==> flow/design.v <==
module fifo_read_memory 
#(	 
	parameter int ADDRBIT 	 = 5,
	parameter int DATA_WIDTH = 12,
	parameter int FIFO_DEPTH = 32
)
(
	input  logic							clk,         	 
	input  logic							rst_n,       	 
	input  logic							write_en,    	 
	input  logic							read_en,     	 
	input  logic [ DATA_WIDTH-1:  0]	write_data,  	 
	input  logic [ 	ADDRBIT-1:  0]	wraddr,  		 
	input  logic [ 	ADDRBIT-1:  0]	rdaddr,  	 	 
	input  logic							fifofull,       
	input  logic							notempty,		 
	input  logic							fifo_en,
	output logic [ DATA_WIDTH-1:  0]	read_data   	 
);
	reg 	[ DATA_WIDTH-1:  0]	memory [0:FIFO_DEPTH-1];   
	reg   [ 	  ADDRBIT-1:  0]	write_ptr, read_ptr;       
	reg	[ DATA_WIDTH-1:  0]	temp_read;
	assign write_ptr = wraddr;
	assign read_ptr  = rdaddr;
	always_ff @(posedge clk or negedge rst_n) begin
		if (!rst_n) begin
			for (int i = 0; i < 32; i = i + 1) begin: assign_zeros_to_all_reg
				memory[i] <= 12'h0;
			end
		end 
		else begin
			if (fifo_en) begin
				if (write_en && !fifofull) begin
					memory[write_ptr] <= write_data;
				end
				else begin
					if (read_en && notempty) begin
						temp_read <= memory[read_ptr];
					end
					else
						temp_read	<= temp_read;
				end
			end
			else
				temp_read <= write_data;
		end
	end
	assign read_data = temp_read;
endmodule
* From RTL to reports: fifo_read_memory
The steps from the RTL of fifo_read_memory to its reports follow in flow order. Lines are those of the file above, counted from 1. Operators carry their Yosys type and port widths (W data, S select, Z words). Library cell names are shortened. The mark n/a stands for no value.
Design: top fifo_read_memory, clock input clk, cell library sky130hd, timing corner tt_025C_1v80

* Word-level counts
Source: Yosys, flattened and elaborated. Widths are those after wreduce. Registers that Yosys merges into a memory's read port (data or address) are not register bits. Print and check cells do not count. Equal cells are merged and count once.
Bit counts: clocked read ports x word width 0, cells after elaboration 139, bits in registers 396, latch bits 0, ROM bits 0, memory cells 0, memory bits (writable) 0
Cells by class: add/sub/neg operators 0, $lt $le $gt $ge 0, bitwise logic cells 0, div/mod/pow operators 0, shift-type cells 0, muxes and demuxes 4, reduce/logical cells 38, equal/unequal tests 64, $mul 0
Operators by type and width (count):
- $pmux W12 S32 | 1
- $eq A5 B5 Y1 const B | 32
- $reduce_and A3 Y1 | 33
- $eq A5 B4 Y1 const B | 16
- $eq A5 B3 Y1 const B | 8
- $mux W12 | 3
- $eq A5 B2 Y1 const B | 4
- $eq A5 B1 Y1 const B | 2
- $logic_not A5 Y1 | 2
- $logic_and A1 B1 Y1 | 2
- $ne A2 B1 Y1 const B | 1
- $ne A2 B2 Y1 const B | 1
- $logic_not A1 Y1 | 1

* Logic depth
Longest topological path by Yosys (ltp), each cell counted once; first at word level (registers and memories cut), then after technology mapping (sequential cells cut; the memories' decode and read muxes count).
Depth: word-level depth 5, ABC_AREA 0, mapped depth 9

* After synthesis
Yosys stat after the flow's synthesis: flattened, memories mapped to cells. It holds for the ABC_AREA given above (unset counts as 0); a run with the other value may have another netlist.
Synthesis totals: chip area (Yosys) 0.0186642 mm², area of sequential cells 0.0099696 mm², mapped flip-flops 396, cell count 1450
Cells by type:
- dfrtp_1 | count 384, total area 9.61E+03 µm²
- mux2_2 | count 397, total area 4.47E+03 µm²
- nand3_1 | count 116, total area 580.557 µm²
- mux2i_1 | count 43, total area 430.413 µm²
- edfxtp_1 | count 12, total area 360.346 µm²
- buf_2 | count 54, total area 270.259 µm²
- and3_1 | count 33, total area 206.448 µm²
- clkbuf_1 | count 54, total area 202.694 µm²
- nand4_1 | count 24, total area 150.144 µm²
- a32oi_1 | count 14, total area 122.618 µm²
- buf_6 | count 10, total area 112.608 µm²
- nor2_1 | count 30, total area 112.608 µm²
- o22ai_1 | count 17, total area 106.352 µm²
- buf_4 | count 14, total area 105.101 µm²
- o211ai_1 | count 13, total area 97.594 µm²
- a22o_1 | count 11, total area 96.342 µm²
- nor4_1 | count 15, total area 93.84 µm²
- nand2_1 | count 24, total area 90.086 µm²
Not listed: further types 46, cells in them 185.

* Timing after synthesis
OpenSTA on the mapped netlist: ideal clock, no wires. The path of least setup slack (recovery checks aside). Input and output delay are each 20% of the period. Register names are those of the netlist, which keeps one name where synthesis merged equal registers.
Path after synthesis: kind input -> register, from input port rdaddr[4], to register temp_read[0], library setup time 0.265 ns, path slack 0.884 ns, period 3.04 ns, path delay 1.547 ns, external input delay 0.608 ns, stages on the path 8, launch time at the first pin 0.608 ns, arrival 1.890 ns, data required time 2.775 ns, period reached after synthesis 2.156 ns
"path delay" = arrival - input delay + setup time. "stages on the path": output pins that drive a net of the path, with the launching flip-flop's if there is one; two outputs of one cell count as two. "period reached after synthesis" is the clock period less the worst setup slack; recovery checks do not enter. This is arithmetic on one report: input and output delays are still those of the set period (20% each). The rows between start and end are the longest chain of elaborated cells between them; the timing report does not say that the signal goes this way. Where chains are equally long, one stands for them. A line is the first line of the expression or statement that the cell stems from. Yosys adds cells for indexed reads and writes and turns some case tables into memories. At most two assigning lines are given for a register; there are more.
On the way, after synthesis: cell sequence buf_2 -> buf_6 -> buf_2 -> mux2_2 -> a32oi_1 -> nand3_1 -> nor4_1 -> a21oi_1, cells in the longest elaborated chain 5, elaborated cells between the ends (all ways) 36, classes of those cells eq/ne: 31; mux: 4; reduce/logical: 1
RTL lines, path after synthesis:
- start, declared | line 14 | input logic [ ADDRBIT-1: 0] rdaddr,
- $eq A5 B5 Y1 | line 38 | temp_read <= memory[read_ptr];
- $pmux W12 S32 | line 38
- $mux W12 | line 37 | if (read_en && notempty) begin
- $mux W12 | line 33 | if (write_en && !fifofull) begin
- $mux W12 | line 32 | if (fifo_en) begin
- end, assigned | line 38
- end, assigned | line 41 | temp_read <= temp_read;
- end, declared | line 22 | reg [ DATA_WIDTH-1: 0] temp_read;

* Timing after layout
From the final timing report of entry A: the path of least setup slack in the routed layout; clock arrival at registers is part of the times.
Path post-layout: kind input -> register, from input port rdaddr[1], to register temp_read[9], arrival 2.58 ns, path slack -0.38 ns, period 1.9 ns, data required time 2.20 ns, stages on the path 9, external input delay 0.38 ns, launch time at the first pin 0.38 ns, library setup time 0.25 ns
The rows between start and end are the longest chain of elaborated cells between them; the timing report does not say that the signal goes this way. Where chains are equally long, one stands for them. At most two assigning lines are given for a register; there are more.
On the way, post-layout: cell sequence buf_2 -> buf_12 -> and3_1 -> buf_4 -> and3_1 -> a221oi_1 -> nor4b_2 -> buf_4 -> a21oi_1, cells in the longest elaborated chain 5, elaborated cells between the ends (all ways) 36, classes of those cells eq/ne: 31; mux: 4; reduce/logical: 1
RTL lines, path post-layout:
- start, declared | line 14 | input logic [ ADDRBIT-1: 0] rdaddr,
- $eq A5 B5 Y1 | line 38 | temp_read <= memory[read_ptr];
- $pmux W12 S32 | line 38
- $mux W12 | line 37 | if (read_en && notempty) begin
- $mux W12 | line 33 | if (write_en && !fifofull) begin
- $mux W12 | line 32 | if (fifo_en) begin
- end, assigned | line 38
- end, assigned | line 41 | temp_read <= temp_read;
- end, declared | line 22 | reg [ DATA_WIDTH-1: 0] temp_read;

Below are 2 stored runs of the flow (Yosys, OpenROAD; platform sky130hd) on fifo_read_memory, each with its settings and what was measured, unordered. Constraints: input delay and output delay 20% of the set period each, output load 0.01 pF.
"time used up by the worst setup path" is the time allowed to the run's worst setup path (the clock period less input and output delay, where it has them) less its slack. Clock arrival times count: a late capture clock shortens it, a late launch clock lengthens it.
"total power after layout" is the tool's figure for a default switching activity; nothing was simulated.

* Entry A | settings: period_ns 1.9; CORE_UTILIZATION 45; SETUP_SLACK_MARGIN -0.18; PLACE_DENSITY 0.95; CORE_ASPECT_RATIO 0.64; CTS_CLUSTER_SIZE 99; CAP_MARGIN 15; SLEW_MARGIN 40; CORE_MARGIN 2 | results: time used up by the worst setup path 1.90 ns; critical path kind input -> register; die footprint 0.0431618 mm²; setup slack of the critical path -0.379 ns; standard-cell area of the final layout 0.0220949 mm²; total power after layout 0.018973 W; sum of negative setup slack -4.943 ns; synthesis area 0.0186642 mm²
* Entry B | settings: period_ns 2.01; CORE_UTILIZATION 53; CAP_MARGIN 20; CORE_MARGIN 2; SLEW_MARGIN 20 | results: time used up by the worst setup path 1.58 ns; critical path kind input -> register; die footprint 0.0367316 mm²; setup slack of the critical path 0.026 ns; standard-cell area of the final layout 0.0228256 mm²; total power after layout 0.019331 W; sum of negative setup slack 0.000 ns; synthesis area 0.0186642 mm²
