==> flow/design.v <==
module transmit_FIFO													 
(
	input  logic				  	clk_i, 
	input  logic    			  	rst_ni,			
	input  logic [  7 :  0]    wr_data,                 	 
	input  logic					fifo_en,
	input  logic				  	ctrl_tx_buffer,				 
	input  logic 				  	done_tx,
	input  logic					TXen,
	input  logic					tx_buffer_overrun,			 
	input  logic					rx_state_full,					 
	output reg   [ 4 :  0] 	  ptr_addr_wr_i,
	output reg   [ 4 :  0] 	  ptr_addr_wr_o,
	output reg   [ 7 :  0]    wr_data_o							 
);
	reg 	[ 7 :  0] mem 			[0 : 31];  
	always @(posedge clk_i or negedge rst_ni) begin
		if (!rst_ni) begin
			ptr_addr_wr_o <= 5'b0;
		end
		else begin
			if (fifo_en && TXen) begin
				if (ctrl_tx_buffer) begin
					ptr_addr_wr_o <= ptr_addr_wr_o + 5'd1; 
				end
			end
			else
				ptr_addr_wr_o <= ptr_addr_wr_o;
		end
	end
	always @(posedge clk_i or negedge rst_ni) begin
		if (!rst_ni) begin
			wr_data_o		<= 8'b0;
		end
		else begin
			if (fifo_en && TXen) begin
				if (ctrl_tx_buffer) begin
					wr_data_o 			 <= mem[ptr_addr_wr_o]; 
				end
				else
					wr_data_o 			 <= wr_data_o;
			end
			else
				wr_data_o				 <= wr_data;
		end
	end
	always_ff @(posedge clk_i, negedge rst_ni) begin
		if (!rst_ni) begin           
			for (integer j = 0; j < 32; j = j + 1) begin
				mem[j] 		<= 8'b0;
			end
			ptr_addr_wr_i 	<= 5'b0;
		end
		else begin
			if (TXen) begin
				if (fifo_en) begin
					if (rx_state_full) begin						 
						for (integer j = 0; j < 32; j = j + 1) begin: reset_FIFO
							mem[j] 		<= 8'b0;
						end
						ptr_addr_wr_i 			<= 5'd0;
					end
					if (ptr_addr_wr_i == 5'd0) begin				 
						mem [ptr_addr_wr_i]  <= wr_data;
						ptr_addr_wr_i 			<= ptr_addr_wr_i + 5'd1;
					end
					else begin
							mem [ptr_addr_wr_i]  <= wr_data;
							ptr_addr_wr_i 			<= ptr_addr_wr_i + 5'd1;
					end
				end
			end
		end
	end
endmodule
-- Reports on transmit_FIFO
Tool output for the design above, in the order of the flow.
Lines are those of the file above, counted from 1.
Cell names lack the library's common part.
Not given: -
- top: transmit_FIFO
- clock: clk_i
- cell library: sky130hd
- library corner: tt_025C_1v80

-- After elaboration
Counts by Yosys on the flattened word-level netlist (proc, flatten, opt, wreduce). Print and check cells are left out. Cells with the same type and inputs are merged into one.
- noted bits in registers: 274
- noted input bits: 16
- word-level cells: 205
- add/sub/neg operators: 2
- noted equality and inequality tests: 63
- multiplexer cells at 36
- reduce/logical cells at 69
- operators by type and width (kind ; number):
    8-bit 2-to-1 mux ; 35
    8-bit case mux with 32-bit select ; 1
    5-bit == test (second input constant) ; 32
    3-bit AND reduction ; 32
    5-bit by 4-bit == test with 1-bit output (second input constant) ; 16
    2-bit nonzero test ; 32
    5-bit by 3-bit == test with 1-bit output (second input constant) ; 8
    5-bit by 2-bit == test with 1-bit output (second input constant) ; 4
    5-bit by 1-bit adder with 5-bit output (second input constant) ; 2
    5-bit by 1-bit == test with 1-bit output (second input constant) ; 2
    5-bit logical NOT ; 2
    2-bit AND reduction ; 2
    2-bit != test (second input constant) ; 1
    1-bit logical AND ; 1

-- Logic depth
Yosys ltp: most cells in a row. Word level: on the elaborated netlist, between registers, memories and ports. Mapped: between sequential cells and ports; inverters and the memories' decode and read muxes count.
- depth in word-level cells at 4
- ABC_AREA: 1
- noted mapped depth: 17

-- Synthesis result
The flow's flattened synthesis, as Yosys stat reports it; memories are mapped. The netlist is that of the ABC_AREA named above (0 if unset); the other value can give another one.
- cells by type (cell type ; number ; total area (um^2)):
    dfrtp_1 ; 274 ; 6.86E+03
    o21ai_0 ; 248 ; 1241.19
    nand3_1 ; 212 ; 1.06E+03
    nand2_1 ; 255 ; 957.168
    inv_1 ; 161 ; 604.33
    o22ai_1 ; 85 ; 531.76
    nor2_1 ; 123 ; 461.693
    nand4_1 ; 67 ; 419.152
    clkbuf_1 ; 52 ; 195.187
    buf_2 ; 32 ; 160.154
    ha_1 ; 12 ; 150.144
    nand4_2 ; 6 ; 75.072
    nor2_4 ; 5 ; 56.304
    xor2_1 ; 6 ; 52.55
    nand3_2 ; 5 ; 50.048
    buf_6 ; 4 ; 45.043
    buf_1 ; 10 ; 37.536
    o21ai_1 ; 7 ; 35.034
Other cell types: 13; their cells: 30.
- noted mapped cells: 1594
- synthesis area at 0.0132089 mm^2
- sequential part of the area at 0.0068566 mm^2
- noted mapped flip-flops: 274
- buffer cells: 99

-- Timing after synthesis
Source: OpenSTA report_checks on the synthesized netlist (no wires, ideal clock, input and output delay 20% of the period each), path of least setup slack; recovery checks are left aside. Register names are those of the netlist, which keeps one name where synthesis merged equal registers.
- path type: flip-flop to flip-flop
- start: reg ptr_addr_wr_o[0]
- end: reg wr_data_o[0]
- period: 3950 ps
- setup time at 116 ps
- launch time at the first pin at 0 ps
- data arrival time at 2364 ps
- required time at 3834 ps
- noted path slack: 1470 ps
- delay of the path: 2480 ps
- noted stages: 17
- synthesis period reached: 2480 ps
"delay of the path" is the arrival time less input delay plus setup time.
"stages": output pins that drive a net of the path, with the launching flip-flop's if there is one; two outputs of one cell count as two.
"synthesis period reached" = period - worst setup slack (recovery checks aside). The figure is calculated, with input and output delays left at 20% of the set period.
Between the ends stands the longest chain of elaborated cells between them, by number of cells; it is not shown to be the way that was timed. Of several equally long chains one is given.
Each line given opens the expression or statement behind the cell; cells for indexed reads and writes are added by Yosys, which also makes memories of some case tables.
A register here has more assigning lines than the two given.
- cells stage by stage: dfrtp_1 ha_1 clkbuf_1 buf_1 inv_1 nor2_1 ha_1 clkbuf_1 inv_1 nand2_1 nor2_1 nand2_1 nor2_4 nand2_4 nand3_1 nand2_1 nand2_1
- cells in the longest elaborated chain: 4
- elaborated cells between the ends (all ways) at 35
- RTL lines with such cells at 3
- those cells by class: eq/ne: 31; mux: 3; reduce/logical: 1
- ends and longest elaborated chain, post-synthesis (element ; line ; RTL):
    start: declaration ; 13 ; output reg [ 4 : 0] ptr_addr_wr_o,
    start: assignment ; 24 ; ptr_addr_wr_o <= ptr_addr_wr_o + 5'd1;
    start: assignment ; 28 ; ptr_addr_wr_o <= ptr_addr_wr_o;
    5-bit == test ; 38 ; wr_data_o <= mem[ptr_addr_wr_o];
    8-bit case mux with 32-bit select ; 38 ;
    8-bit 2-to-1 mux ; 37 ; if (ctrl_tx_buffer) begin
    8-bit 2-to-1 mux ; 36 ; if (fifo_en && TXen) begin
    end: assignment ; 38 ;
    end: assignment ; 41 ; wr_data_o <= wr_data_o;
    end: declaration ; 14 ; output reg [ 7 : 0] wr_data_o

-- Timing after layout
Path of least setup slack in the final report of stored run 1 (OpenROAD, finished layout, wires in). Where an end is a register, its clock arrival counts in the times.
The report prints the path's times to 10 ps; the period is as set.
- path type: flip-flop to output port
- start: reg ptr_addr_wr_i[4]
- end: out ptr_addr_wr_i[4]
- period: 2230 ps
- launch time at the first pin at 570 ps
- data arrival time at 1800 ps
- required time at 1780 ps
- noted path slack: -20 ps
- noted stages: 2
A register here has more assigning lines than the two given.
- cells stage by stage: dfrtp_1 clkdlybuf4s50_1
- cells in the longest elaborated chain: 0
- elaborated cells between the ends (all ways) at 0
- RTL lines with such cells at 0
- ends and longest elaborated chain, after layout (element ; line ; RTL):
    start: declaration ; 12 ; output reg [ 4 : 0] ptr_addr_wr_i,
    start: assignment ; 65 ; ptr_addr_wr_i <= ptr_addr_wr_i + 5'd1;
    start: assignment ; 69 ; ptr_addr_wr_i <= ptr_addr_wr_i + 5'd1;
    end: declaration ; 12 ;

## Implementation results

transmit_FIFO through Yosys and OpenROAD on sky130hd: 2 stored runs, unordered, with their settings and measured results. The constraints put input and output delay at 20% of the set period each and load the outputs with 0.01 pF.
"achieved clock period": clock period set for the run, less the worst setup slack. It is reckoned from that one timing run; input and output delays stay at 20% of the period that was set.
"time on the worst setup path" = time allowed to the worst setup path (clock period - input delay - output delay, where it has them) - its slack; a late launch clock adds to it, a late capture clock takes from it.
By "total design power" is meant OpenSTA's value without simulated activity: inputs other than the clock are taken to toggle once in ten clock periods, and the tool carries that through the logic.
"time on the worst setup path" is known to 10 ps.

Stored run 1

==> flow/run.sh <==
#!/bin/bash
# the make line also repeats the synthesis and layout settings of config.mk as NAME=value (left out here)
make -C /OpenROAD-flow-scripts/flow DESIGN_CONFIG=/design/flow/config.mk WORK_HOME=/design/flow/orfs CLKGATE_MAP_FILE= finish
==> flow/config.mk <==
export PLATFORM = sky130hd
export DESIGN_NAME = transmit_FIFO
export DESIGN_NICKNAME = transmit_FIFO
export VERILOG_FILES = /design/flow/design.v
export SDC_FILE = /design/flow/constraint.sdc
export NUM_CORES = 4
export LEC_CHECK = 0
export ABC_AREA = 1
export CAP_MARGIN = 20
export CELL_PAD_IN_SITES_DETAIL_PLACEMENT = 1
export CORE_ASPECT_RATIO = 1.77
export CORE_MARGIN = 4
export CORE_UTILIZATION = 37
export GPL_ROUTABILITY_DRIVEN = 0
export GPL_TIMING_DRIVEN = 1
export MIN_ROUTING_LAYER = met2
export PLACE_DENSITY_LB_ADDON = 0.01
export SETUP_SLACK_MARGIN = -0.06
export SLEW_MARGIN = 20
export TNS_END_PERCENT = 60
==> flow/constraint.sdc <==
create_clock -name core_clock -period 2.23 [get_ports {clk_i}]
set_input_delay 0.4460 -clock core_clock [delete_from_list [all_inputs] [get_ports {clk_i}]]
set_output_delay 0.4460 -clock core_clock [all_outputs]
set_load 0.01 [all_outputs]

Measured in stored run 1:
- netlist area reported by Yosys: 0.0132089 mm^2
- noted the area of the die: 0.0389107 mm^2
- noted the standard-cell area after layout: 0.0162281 mm^2
- noted the utilization after layout: 46.3 %
- worst setup slack after layout at -15 ps
- sum of negative setup slack: -40 ps
- total design power: 17338 uW
- noted the achieved clock period: 2245 ps
- time on the worst setup path: 1800 ps
- type of the worst setup path: flip-flop to output port

Stored run 2

==> flow/run.sh <==
#!/bin/bash
# the make line also repeats the synthesis and layout settings of config.mk as NAME=value (left out here)
make -C /OpenROAD-flow-scripts/flow DESIGN_CONFIG=/design/flow/config.mk WORK_HOME=/design/flow/orfs CLKGATE_MAP_FILE= finish
==> flow/config.mk <==
export PLATFORM = sky130hd
export DESIGN_NAME = transmit_FIFO
export DESIGN_NICKNAME = transmit_FIFO
export VERILOG_FILES = /design/flow/design.v
export SDC_FILE = /design/flow/constraint.sdc
export NUM_CORES = 4
export LEC_CHECK = 0
export CAP_MARGIN = 20
export CELL_PAD_IN_SITES_DETAIL_PLACEMENT = 0
export CORE_ASPECT_RATIO = 0.55
export CORE_MARGIN = 2
export CORE_UTILIZATION = 62
export CTS_CLUSTER_DIAMETER = 225
export GPL_ROUTABILITY_DRIVEN = 1
export MIN_ROUTING_LAYER = met1
export SLEW_MARGIN = 20
==> flow/constraint.sdc <==
create_clock -name core_clock -period 4.39 [get_ports {clk_i}]
set_input_delay 0.8780 -clock core_clock [delete_from_list [all_inputs] [get_ports {clk_i}]]
set_output_delay 0.8780 -clock core_clock [all_outputs]
set_load 0.01 [all_outputs]

Measured in stored run 2:
- netlist area reported by Yosys: 0.0132427 mm^2
- noted the area of the die: 0.0225967 mm^2
- noted the standard-cell area after layout: 0.0147166 mm^2
- noted the utilization after layout: 70.6 %
- worst setup slack after layout at 999 ps
- sum of negative setup slack: 0 ps
- total design power: 7721 uW
- noted the achieved clock period: 3391 ps
- time on the worst setup path: 3390 ps
- type of the worst setup path: flip-flop to flip-flop
